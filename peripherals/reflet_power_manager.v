==> flow/design.v <==
module reflet_counter #(
    parameter size = 32
    )(
    input clk,
    input reset,
    input enable,
    input [size-1:0] max,
    output out
    );
    reg [size-1:0] counter = 0;
    reg reached_max;
    reg reached_max_ark;
    always @ (posedge clk)
        if(!reset)
        begin
            counter <= 0;
            reached_max <= 0;    
            reached_max_ark <= 0;
        end
        else
        begin 
            if(enable)  
            begin
                if(counter == max - 1)
                begin
                    counter <= 0;
                    reached_max <= 1;
                end
                else
                begin
                    counter <= counter + 1;
                    reached_max <= 0;
                end
            end
            reached_max_ark <= reached_max;
        end
        assign out = ( max == 0 ? 0 :
                        ( max == 1 ? enable :
                           reached_max & !reached_max_ark));
endmodule
module reflet_power_manager #(
    parameter base_addr_size = 16,
    base_addr = 16'hFF1F
    )(
    input clk,
    input reset,
    input enable,
    input [base_addr_size-1:0] addr,
    input write_en,
    input [7:0] data_in,
    output [7:0] data_out,
    input [3:0] cpu_interrupts,
    output cpu_enable
    );
    wire using_pm = enable && addr >= base_addr && addr < base_addr + 2;
    wire offset = addr - base_addr;
    wire [3:0] awakening_ints;
    wire int_detected = |{awakening_ints & cpu_interrupts};
    wire [7:0] power_value;
    wire pwm_out, using_lowpower, sleeping;
    reflet_pwm_pwm #(.size(9)) power_pwm(
        .clk(clk),
        .reset(reset),
        .enable(1'b1),
        .duty_cycle(power_value + 9'h1),
        .max(9'h100),
        .out(pwm_out));
    assign cpu_enable = (sleeping ? 0 : (using_lowpower ? pwm_out : 1));
    wire [7:0] dout_sleep;
    wire [7:0] dout_lowpower;
    wire [7:0] sleep_value;
    assign data_out = dout_sleep | dout_lowpower;
    reflet_rwe_register #(.addr_size(1), .reg_addr(0), .default_value(0)) sleep_reg (
        .clk(clk),
        .reset(reset),
        .enable(using_pm),
        .addr(offset),
        .write_en(write_en),
        .data_in(data_in),
        .data_out(dout_sleep),
        .data(sleep_value),
        .data_override({sleep_value[7:1], 1'b0}),
        .override(int_detected));
    reflet_rw_register #(.addr_size(1), .reg_addr(1), .default_value(8'hFF)) power_reg (
        .clk(clk),
        .reset(reset),
        .enable(using_pm),
        .addr(offset),
        .write_en(write_en),
        .data_in(data_in),
        .data_out(dout_lowpower),
        .data(power_value));
    assign using_lowpower = sleep_value[1];
    assign sleeping = sleep_value[0];
    assign awakening_ints = sleep_value[7:4];
endmodule    
module reflet_pwm #(
    parameter base_addr_size = 16,
    base_addr= 16'hFF1A
    )(
    input clk,
    input reset,
    input enable,
    input [base_addr_size-1:0] addr,
    input [7:0] data_in,
    output [7:0] data_out,
    input write_en,
    output out
    );
    wire using_pwm = enable && addr >= base_addr && addr < base_addr + 2;
    wire offset = addr - base_addr;
    wire [7:0] dout_freq;
    wire [7:0] dout_duty;
    wire [7:0] freq;
    wire [7:0] duty;
    assign data_out = dout_duty | dout_freq;
    reflet_rw_register #(.addr_size(1), .reg_addr(0), .default_value(0)) reg_freq (
        .clk(clk),
        .reset(reset),
        .enable(using_pwm),
        .addr(offset),
        .write_en(write_en),
        .data_in(data_in),
        .data_out(dout_freq),
        .data(freq));
    reflet_rw_register #(.addr_size(1), .reg_addr(1), .default_value(0)) reg_duty (
        .clk(clk),
        .reset(reset),
        .enable(using_pwm),
        .addr(offset),
        .write_en(write_en),
        .data_in(data_in),
        .data_out(dout_duty),
        .data(duty));
    reflet_pwm_pwm #(.size(8)) pwm (
        .clk(clk),
        .reset(reset),
        .enable(1'b1),
        .duty_cycle(duty),
        .max(freq),
        .out(out));
endmodule
module reflet_pwm_pwm #(
    parameter size = 8
    )(
    input clk,
    input reset,
    input enable,
    input [size-1:0] duty_cycle,
    input [size-1:0] max,
    output out
    );
    reg out_normal;
    reg enable_later;
    wire update;
    wire using_count_off = duty_cycle > 1 && duty_cycle < max;
    wire using_count_base = using_count_off | duty_cycle == 1;
    wire base_freq, switch_off;
    wire [size-1:0] duty_cycle_late = duty_cycle - 1;  
    reflet_counter #(.size(size)) count_base (
        .clk(clk),
        .reset(reset & !update),
        .enable(using_count_base & enable),
        .max(max),
        .out(base_freq));
    reflet_counter #(.size(size)) count_off (
        .clk(clk),
        .reset(reset & !update & !base_freq),  
        .enable(using_count_off & out_normal & enable),
        .max(duty_cycle_late),  
        .out(switch_off));
    always @ (posedge clk)
        if(!reset)
        begin
            out_normal <= 0;
            enable_later <= 0;
        end
        else
        begin
            enable_later <= enable;
            if (enable_later)
            begin
                if(base_freq | update)
                    out_normal <= 1;
                else if(switch_off)
                    out_normal <= 0;
            end
        end
    reg [2 * size - 1:0] old_values;
    always @ (posedge clk)
        old_values <= {max, duty_cycle};
    assign update = |(old_values ^ {max, duty_cycle});
    assign out = ( duty_cycle == 0 ? 0 :
                    ( duty_cycle == 1 ? base_freq :
                       ( duty_cycle >= max ? 1 :
                          out_normal)));
endmodule
module reflet_rw_register #(
    parameter addr_size = 16,
    reg_addr = 0,
    default_value = 0
    )(
    input clk,
    input reset,
    input enable,
    input [addr_size-1:0] addr,
    input write_en,
    input [7:0] data_in,
    output [7:0] data_out,
    output reg [7:0] data
    );
    wire wr_en = enable && write_en && reg_addr == addr;
    wire read_en = enable && reg_addr == addr;
    always @ (posedge clk)
        if(!reset)
        begin
            data <= default_value;
        end
        else
        begin
            if(wr_en)
                data <= data_in;
        end
    assign data_out = ( read_en ? data : 0 );
endmodule
module reflet_rwe_register #(
    parameter addr_size = 16,
    reg_addr = 0,
    default_value = 0
    )(
    input clk,
    input reset,
    input enable,
    input [addr_size-1:0] addr,
    input write_en,
    input [7:0] data_in,
    output [7:0] data_out,
    input [7:0] data_override,
    input override,
    output reg [7:0] data
    );
    wire wr_en = enable && write_en && reg_addr == addr;
    wire read_en = enable && reg_addr == addr;
    always @ (posedge clk)
        if(!reset)
        begin
            data <= default_value;
        end
        else
        begin
            if(override)
                data <= data_override;
            else
            begin
                if(wr_en)
                    data <= data_in;
            end
        end
    assign data_out = ( read_en ? data : 0 );
endmodule
=== From RTL to reports: reflet_power_manager ===
Tool output for the design above, in the order of the flow.
Lines are those of the file above, counted from 1.
The mark - stands for no value.

* Design top: reflet_power_manager
* Clock: clk
* Cell library: sky130hd
* Corner: tt_025C_1v80

=== Word level ===
Yosys after proc, flatten, opt, wreduce and memory -nomap, before mapping. Memory bits, and registers merged into a memory's read port (data or address), are not among the register bits. Print and check cells are not counted. Equal cells are merged and count once.

* Mux-type cells: 18
* Bitwise logic cells: 12
* Magnitude comparators: 5
* Equality and inequality tests: 4
* $add $sub $neg: 6
* Reduce/logical cells: 20

{| class="wikitable"
|+ Operators with widths
! cell !! number
|-
| 9-bit by 32-bit == test with 1-bit output || 1
|-
| 8-bit 2-to-1 mux || 4
|-
| 18-bit bitwise XOR || 1
|-
| 18-bit OR reduction || 1
|-
| 9-bit by 1-bit adder with 9-bit output (second input constant) || 2
|-
| 9-bit by 1-bit == test with 1-bit output (second input constant) || 2
|-
| 9-bit logical NOT || 2
|-
| 9-bit 2-to-1 mux || 2
|-
| 16-bit greater-or-equal comparator (second input constant) || 1
|-
| 16-bit < comparator (second input constant) || 1
|-
| 1-bit 2-to-1 mux || 12
|-
| 9-bit by 1-bit subtractor with 10-bit output (second input constant) || 1
|-
| 8-bit by 1-bit adder with 9-bit output (second input constant) || 1
|-
| 9-bit by 1-bit subtractor with 9-bit output (second input constant) || 1
|-
| 9-bit by 1-bit > comparator with 1-bit output (second input constant) || 1
|-
| 9-bit by 8-bit == test with 1-bit output (second input constant) || 1
|-
| 9-bit greater-or-equal comparator (second input constant) || 1
|-
| 9-bit < comparator (second input constant) || 1
|-
| 1-bit logical AND || 8
|-
| 8-bit OR || 1
|-
| 1-bit AND || 5
|-
| 1-bit logical NOT || 4
|-
| 2-bit AND reduction || 2
|-
| 2-bit nonzero test || 2
|-
| 4-bit AND || 1
|-
| 4-bit OR reduction || 1
|-
| 1-bit OR || 2
|-
| 1-bit inverter || 2
|-
| 1-bit subtractor (second input constant) || 1
|}

* Output and inout port bits: 9
* Input port bits: 32
* Elaborated cells: 77
* Bits in registers: 49

=== Depth ===
Yosys ltp: most cells in a row. Word level: on the elaborated netlist, between registers, memories and ports. Mapped: between sequential cells and ports; inverters and the memories' decode and read muxes count.

* Word-level depth: 8
* ABC_AREA: 0
* Depth in mapped cells: 13
* Gate-level depth less buffers: 11

=== Synthesis result ===
Yosys stat after the flow's synthesis: flattened, memories mapped to cells. It holds for the ABC_AREA given above (unset counts as 0); a run with the other value may have another netlist.
Totals and module areas in this step are rounded.

* Cell count: 353
* Flip-flops: 49
* Synthesis area: 3080 sq um
* Sequential area: 981 sq um

{| class="wikitable"
|+ Cell types
! cell type !! number
|-
| sky130_fd_sc_hd__dfxtp_1 || 49
|-
| sky130_fd_sc_hd__mux2i_1 || 28
|-
| sky130_fd_sc_hd__xnor2_1 || 31
|-
| sky130_fd_sc_hd__nor2_1 || 44
|-
| sky130_fd_sc_hd__nand2_1 || 29
|-
| sky130_fd_sc_hd__xor2_1 || 12
|-
| sky130_fd_sc_hd__ha_1 || 7
|-
| sky130_fd_sc_hd__nor2b_1 || 12
|-
| sky130_fd_sc_hd__nand4_1 || 9
|-
| sky130_fd_sc_hd__nand3_1 || 10
|-
| sky130_fd_sc_hd__xnor3_1 || 2
|-
| sky130_fd_sc_hd__clkbuf_1 || 10
|-
| sky130_fd_sc_hd__nand3b_1 || 5
|-
| sky130_fd_sc_hd__inv_1 || 9
|-
| sky130_fd_sc_hd__xnor2_2 || 2
|-
| sky130_fd_sc_hd__and3_1 || 5
|-
| sky130_fd_sc_hd__or3_1 || 5
|-
| sky130_fd_sc_hd__a211oi_1 || 4
|}

Not listed: further types 45, cells in them 80.
The figures by module come from a second, unflattened synthesis with its own total; it is not the netlist above.

* Cell total of the unflattened synthesis: 477
* Area (unflattened synthesis): 4060 sq um

Each row is one instance without its submodules.

{| class="wikitable"
|+ By module
! module !! sequential area (sq um) !! cells !! times used !! area (sq um)
|-
| reflet_counter (size=9) || 220 || 113 || 2 || 890
|-
| reflet_pwm_pwm (size=9) || 400 || 115 || 1 || 1090
|-
| reflet_rwe_register || 160 || 48 || 1 || 469
|-
| reflet_rw_register || 160 || 46 || 1 || 438
|-
| reflet_power_manager || 0.0 || 42 || 1 || 279
|}

=== Worst setup path after synthesis ===
Path of least setup slack by OpenSTA after synthesis, without wires, with an ideal clock, recovery checks aside; 20% of the period is set as input and as output delay. Where synthesis merged equal registers, the netlist keeps one of their names.

* Path type: register -> register
* From: register power_reg.data[0]
* To: register power_pwm.count_off.counter[0]
* Arrival time: 3.170 ns
* Stages on the path: 13
* Path slack: 0.585 ns
* Delay of the path: 3.305 ns
* Launch time at the first pin: 0.000 ns
* Clock period: 3.89 ns
* Period reached after synthesis: 3.305 ns

"delay of the path" = arrival - input delay + setup time.
"stages on the path": output pins that drive a net of the path, with the launching flip-flop's if there is one; two outputs of one cell count as two.
"period reached after synthesis" = period - worst setup slack (recovery checks aside). The figure is calculated, with input and output delays left at 20% of the set period.
A register here has more assigning lines than the two given.

* Cell sequence: sky130_fd_sc_hd__dfxtp_1 sky130_fd_sc_hd__buf_2 sky130_fd_sc_hd__inv_1 sky130_fd_sc_hd__ha_1 sky130_fd_sc_hd__clkbuf_1 sky130_fd_sc_hd__or3b_1 sky130_fd_sc_hd__a21boi_1 sky130_fd_sc_hd__o21a_1 sky130_fd_sc_hd__mux2_2 sky130_fd_sc_hd__a21oi_1 sky130_fd_sc_hd__a31oi_1 sky130_fd_sc_hd__o41ai_4 sky130_fd_sc_hd__nor2_1

{| class="wikitable"
|+ Ends and longest elaborated chain, post-synthesis
! item !! RTL line !! RTL
|-
| from (decl) || 210 || <nowiki>output reg [7:0] data</nowiki>
|-
| from (assign) || 217 || <nowiki>data <= default_value;</nowiki>
|-
| from (assign) || 222 || <nowiki>data <= data_in;</nowiki>
|-
| to (assign) || 16 || <nowiki>counter <= 0;</nowiki>
|-
| to (assign) || 31 || <nowiki>counter <= counter + 1;</nowiki>
|-
| to (decl) || 10 || <nowiki>reg [size-1:0] counter = 0;</nowiki>
|}

No chain of elaborated cells between the ends is given.

=== Worst path after layout ===
Path of least setup slack in the final report of record 1 (OpenROAD, finished layout, wires in). Where an end is a register, its clock arrival counts in the times.

* Path type: register -> output
* From: register power_reg.data[1]
* To: output port cpu_enable
* External output delay: 0.71 ns
* Stages on the path: 9
* Arrival time: 2.58 ns
* Path slack: 0.25 ns
* Launch time at the first pin: 0.31 ns
* Clock period: 3.54 ns

Between the ends stands the longest chain of elaborated cells between them, by number of cells; it is not shown to be the way that was timed. Of several equally long chains one is given.
A line is the first line of the expression or statement that the cell stems from. Yosys adds cells for indexed reads and writes and turns some case tables into memories.

* Cell sequence: sky130_fd_sc_hd__dfxtp_2 sky130_fd_sc_hd__ha_2 sky130_fd_sc_hd__nand3_2 sky130_fd_sc_hd__or3_1 sky130_fd_sc_hd__nand2_2 sky130_fd_sc_hd__nand3_1 sky130_fd_sc_hd__nand4b_1 sky130_fd_sc_hd__a41oi_1 sky130_fd_sc_hd__dlygate4sd2_1
* Length of the longest elaborated chain: 7

{| class="wikitable"
|+ Ends and longest elaborated chain, post-layout
! item !! RTL line !! RTL
|-
| from (decl) || 210 || <nowiki>output reg [7:0] data</nowiki>
|-
| from (assign) || 217 || <nowiki>data <= default_value;</nowiki>
|-
| from (assign) || 222 || <nowiki>data <= data_in;</nowiki>
|-
| 8-bit by 1-bit adder with 9-bit output || 65 || <nowiki>.duty_cycle(power_value + 9'h1),</nowiki>
|-
| 9-bit greater-or-equal comparator || 195 || <nowiki>( duty_cycle >= max ? 1 :</nowiki>
|-
| 1-bit 2-to-1 mux || 195 ||
|-
| 1-bit 2-to-1 mux || 194 || <nowiki>( duty_cycle == 1 ? base_freq :</nowiki>
|-
| 1-bit 2-to-1 mux || 193 || <nowiki>assign out = ( duty_cycle == 0 ? 0 :</nowiki>
|-
| 1-bit 2-to-1 mux x2 || 68 || <nowiki>assign cpu_enable = (sleeping ? 0 : (using_lowpower ? pwm_out : 1));</nowiki>
|-
| to (decl) || 53 || <nowiki>output cpu_enable</nowiki>
|}

Measured results for reflet_power_manager: 2 stored runs of the Yosys and OpenROAD flow on sky130hd. The settings differ; the order carries no meaning. The constraints put input and output delay at 20% of the set period each and load the outputs with 0.01 pF.
"achieved clock period" means the clock period less the worst setup slack. The figure is calculated, with input and output delays left at 20% of the set period.
"time of the worst setup path" is the time allowed to the run's worst setup path (the clock period less input and output delay, where it has them) less its slack. Clock arrival times count: a late capture clock shortens it, a late launch clock lengthens it.
The measured numbers are rounded.

=== Record 1 ===
{| class="wikitable"
! Setting !! Value
|-
| period_ns || 3.54
|-
| CORE_UTILIZATION || 30
|-
| CAP_MARGIN || 20
|-
| CORE_MARGIN || 2
|-
| SLEW_MARGIN || 20
|-
! Result !! Value
|-
| Standard-cell area after layout || 3780 sq um
|-
| Synthesis area || 3080 sq um
|-
| Worst setup slack after layout || 0.251 ns
|-
| Die size || 11100 sq um
|-
| Time of the worst setup path || 2.58 ns
|-
| Worst setup path type || register -> output
|-
| Worst hold slack || 0.481 ns
|-
| Achieved clock period || 3.289 ns
|}

=== Record 2 ===
{| class="wikitable"
! Setting !! Value
|-
| period_ns || 5.98
|-
| CORE_UTILIZATION || 59
|-
| CORE_ASPECT_RATIO || 1.13
|-
| CELL_PAD_IN_SITES_GLOBAL_PLACEMENT || 2
|-
| ABC_AREA || 0
|-
| CTS_CLUSTER_DIAMETER || 47
|-
| CAP_MARGIN || 35
|-
| CORE_MARGIN || 2
|-
| SLEW_MARGIN || 20
|}
Unfinished; error GPL-0301 in placement.
